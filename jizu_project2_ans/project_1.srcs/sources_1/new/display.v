==> flow/design.v <==
`timescale 1ns / 1ps
module display(
    input wire clk,reset,
    input wire [31:0]s,
    output wire [6:0]seg,
    output reg [7:0]ans
    );
    reg [20:0]count;
    reg [3:0]digit; 
    always@(posedge clk,posedge reset)
    if(reset)  
        count = 0;
    else 
        count = count + 1;
    always @(posedge clk)
    case(count[20:18])
        0:begin
            ans = 8'b11111110;
            digit = s[3:0];
        end
        1:begin
            ans = 8'b11111101;
            digit = s[7:4];
        end
        2:begin
            ans = 8'b11111011;
            digit =s[11:8];
        end
        3:begin
            ans = 8'b11110111;
            digit = s[15:12];
        end
         4:begin
             ans = 8'b11101111;
             digit = s[19:16];
         end
         5:begin
             ans = 8'b11011111;
             digit = s[23:20];
         end
         6:begin
             ans = 8'b10111111;
             digit =s[27:24];
         end
         7:begin
             ans = 8'b01111111;
             digit = s[31:28];
         end
    endcase
    seg7 U4(.din(digit),.dout(seg));
endmodule
`timescale 1ns / 1ps
module seg7(
    input wire [3:0]din,
    output reg [6:0]dout
    );
    always@(*)
    case(din)
        5'h0:dout = 7'b000_0001;
        5'h1:dout = 7'b100_1111;
        5'h2:dout = 7'b001_0010;
        5'h3:dout = 7'b000_0110;
        5'h4:dout = 7'b100_1100;
        5'h5:dout = 7'b010_0100;
        5'h6:dout = 7'b010_0000;
        5'h7:dout = 7'b000_1111;
        5'h8:dout = 7'b000_0000;
        5'h9:dout = 7'b000_0100;
        5'ha:dout = 7'b000_1000;
        5'hb:dout = 7'b110_0000;
        5'hc:dout = 7'b011_0001;
        5'hd:dout = 7'b100_0010;
        5'he:dout = 7'b011_0000;
        5'hf:dout = 7'b011_1000;
        default:dout = 7'b111_1111;        
    endcase
endmodule
* Reports on display
Tool output for the design above, in the order of the flow.
Line numbers count from 1 in the design file above.
Operators carry their Yosys type and port widths (W data, S select, Z words).
Library cell names are shortened.
A cell with n/a has no value.
- Top :: display
- Clock :: clk
- Library :: sky130hd
- Corner :: tt_025C_1v80

* Word level
Counts by Yosys on the flattened word-level netlist (proc, flatten, opt, wreduce; memories kept). Register bits leave out memories and registers merged into their read ports (data or address); mux counts leave out enables and synchronous resets folded into registers. Print and check cells are left out. Cells with the same type and inputs are merged into one.
Yosys's memory passes give these memory sizes; they may raise the number of words (mostly to a power of two), join words into wider ones and drop unused or constant bits.
- Add/subtract/negate cells :: 1
- Equal/unequal tests :: 7
- Multiplexer cells :: 2
- Reductions and logical operators :: 1
** Operators by type and width (number)
- $pmux W8 S8 :: 1
- $pmux W4 S8 :: 1
- $add A21 B1 Y21 const B :: 1
- $eq A3 B3 Y1 const B :: 4
- $eq A3 B2 Y1 const B :: 2
- $eq A3 B1 Y1 const B :: 1
- $logic_not A3 Y1 :: 1
- Bits in registers :: 29
- ROM bits :: 112
- Clocked read ports x word width :: 7
- Memories kept :: 1
- Input port bits :: 34
- Output and inout port bits :: 15
- Cells after elaboration :: 14
** Memories
- (no name shown) :: depth 16, bits a word 7, rd ports 1, write ports 0, line 58 : case(din)

* Longest topological paths
Depth = most cells in a row (Yosys ltp): at word level without a register or memory, in the mapped netlist without a sequential cell, where the memories' decode and read muxes count.
- Depth after elaboration :: 2
- ABC_AREA :: 0
- Mapped depth :: 10
- Depth with buffers taken out :: 8

* Mapped cells and area
Yosys stat after the flow's synthesis: flattened, memories mapped to cells. It holds for the ABC_AREA given above (unset counts as 0); a run with the other value may have another netlist.
Totals and module areas in this step are rounded.
- Mapped cells :: 175
- Chip area (Yosys) :: 1837 um2
- Area of sequential cells :: 825.8 um2
- Flip-flops :: 36
- Buffers :: 8
** Cells by type
- dfrtp_1 :: number 21, total area 525.504 um2
- dfxtp_1 :: number 15, total area 300.288 um2
- xnor2_1 :: number 16, total area 140.134 um2
- mux2i_1 :: number 11, total area 110.106 um2
- ha_1 :: number 7, total area 87.584 um2
- nand3_1 :: number 13, total area 65.062 um2
- nand2_1 :: number 12, total area 45.043 um2
- nor2_1 :: number 10, total area 37.536 um2
- xor2_1 :: number 4, total area 35.034 um2
- buf_6 :: number 3, total area 33.782 um2
- mux2_2 :: number 3, total area 33.782 um2
- nand4_1 :: number 5, total area 31.28 um2
- nand3b_1 :: number 4, total area 30.029 um2
- inv_1 :: number 7, total area 26.275 um2
- o22ai_1 :: number 4, total area 25.024 um2
- a211oi_1 :: number 3, total area 22.522 um2
- and3_1 :: number 3, total area 18.768 um2
- and4_1 :: number 2, total area 17.517 um2
Other cell types: 23; their cells: 32.
By module: a second synthesis without flattening, with its own total; a netlist apart from the flattened one above.
- Cell total of the unflattened synthesis :: 176
- Area (unflattened synthesis) :: 1743 um2
Rows give one instance, submodules left out.
** By module
- display :: times used 1, cells 141, area 1495 um2, sequential area 765.7 um2
- seg7 :: times used 1, cells 35, area 247.7 um2, sequential area 0.0 um2

* Worst setup path after synthesis
OpenSTA on the mapped netlist: ideal clock, no wires. The path of least setup slack (recovery checks aside). Input and output delay are each 20% of the period. Register names are those of the netlist, which keeps one name where synthesis merged equal registers.
- Path kind :: input port to flip-flop
- Start :: input port s[25]
- End :: register (name not given)
- Period :: 3270 ps
- Library setup time :: 122 ps
- Time at the first pin :: 654 ps
- Arrival time :: 2036 ps
- Required time :: 3148 ps
- Setup slack :: 1112 ps
- Path delay :: 1504 ps
- Driving pins on the path :: 7
- Path buffers :: 0
- Synthesis period reached :: 2158 ps
"path delay" is the arrival time less input delay plus setup time.
"driving pins on the path": output pins that drive a net of the path, with the launching flip-flop's if there is one; two outputs of one cell count as two.
"synthesis period reached" = period - worst setup slack (recovery checks aside). The figure is calculated, with input and output delays left at 20% of the set period.
Between the ends stands the longest chain of elaborated cells between them, by number of cells; it is not shown to be the way that was timed. Of several equally long chains one is given.
A line is the first line of the expression or statement that the cell stems from. Yosys adds cells for indexed reads and writes and turns some case tables into memories.
- Cell sequence :: mux2i_1 > o21ai_1 > a211oi_1 > inv_1 > ha_1 > and3_2 > a221o_1
- Length of the longest elaborated chain :: 1
** RTL lines, path after synthesis
- start: declaration :: line 4 : input wire [31:0]s,
- $pmux W4 S8 :: line 16 : case(count[20:18])

Ticket comment

display through Yosys and OpenROAD on sky130hd: 2 stored runs, unordered, with their settings. The constraints put input and output delay at 20% of the set period each and load the outputs with 0.01 pF.

* Flow run 1
** Files
==> flow/run.sh <==
#!/bin/bash
# the make line also repeats the synthesis and layout settings of config.mk as NAME=value (left out here)
make -C /OpenROAD-flow-scripts/flow DESIGN_CONFIG=/design/flow/config.mk WORK_HOME=/design/flow/orfs CLKGATE_MAP_FILE= finish
==> flow/config.mk <==
export PLATFORM = sky130hd
export DESIGN_NAME = display
export DESIGN_NICKNAME = display
export VERILOG_FILES = /design/flow/design.v
export SDC_FILE = /design/flow/constraint.sdc
export NUM_CORES = 4
export LEC_CHECK = 0
export CAP_MARGIN = 10
export CORE_MARGIN = 5
export CORE_UTILIZATION = 68
export GPL_TIMING_DRIVEN = 0
export MAX_ROUTING_LAYER = met5
export PLACE_DENSITY_LB_ADDON = 0.09
export SETUP_SLACK_MARGIN = 0.04
export SLEW_MARGIN = 20
==> flow/constraint.sdc <==
create_clock -name core_clock -period 1.93 [get_ports {clk}]
set_input_delay 0.3860 -clock core_clock [delete_from_list [all_inputs] [get_ports {clk}]]
set_output_delay 0.3860 -clock core_clock [all_outputs]
set_load 0.01 [all_outputs]
** Results
Unfinished; error FLW-0024 in placement.

* Flow run 2
** Files
==> flow/run.sh <==
#!/bin/bash
# the make line also repeats the synthesis and layout settings of config.mk as NAME=value (left out here)
make -C /OpenROAD-flow-scripts/flow DESIGN_CONFIG=/design/flow/config.mk WORK_HOME=/design/flow/orfs CLKGATE_MAP_FILE= finish
==> flow/config.mk <==
export PLATFORM = sky130hd
export DESIGN_NAME = display
export DESIGN_NICKNAME = display
export VERILOG_FILES = /design/flow/design.v
export SDC_FILE = /design/flow/constraint.sdc
export NUM_CORES = 4
export LEC_CHECK = 0
export ABC_AREA = 0
export CAP_MARGIN = 25
export CELL_PAD_IN_SITES_DETAIL_PLACEMENT = 0
export CORE_MARGIN = 2
export CORE_UTILIZATION = 72
export CTS_CLUSTER_DIAMETER = 301
export CTS_CLUSTER_SIZE = 30
export GPL_ROUTABILITY_DRIVEN = 0
export PLACE_DENSITY = 0.4
export SETUP_SLACK_MARGIN = -0.07
export SLEW_MARGIN = 20
export TNS_END_PERCENT = 95
==> flow/constraint.sdc <==
create_clock -name core_clock -period 1.27 [get_ports {clk}]
set_input_delay 0.2540 -clock core_clock [delete_from_list [all_inputs] [get_ports {clk}]]
set_output_delay 0.2540 -clock core_clock [all_outputs]
set_load 0.01 [all_outputs]
** Results
Unfinished; error GPL-0301 in placement.
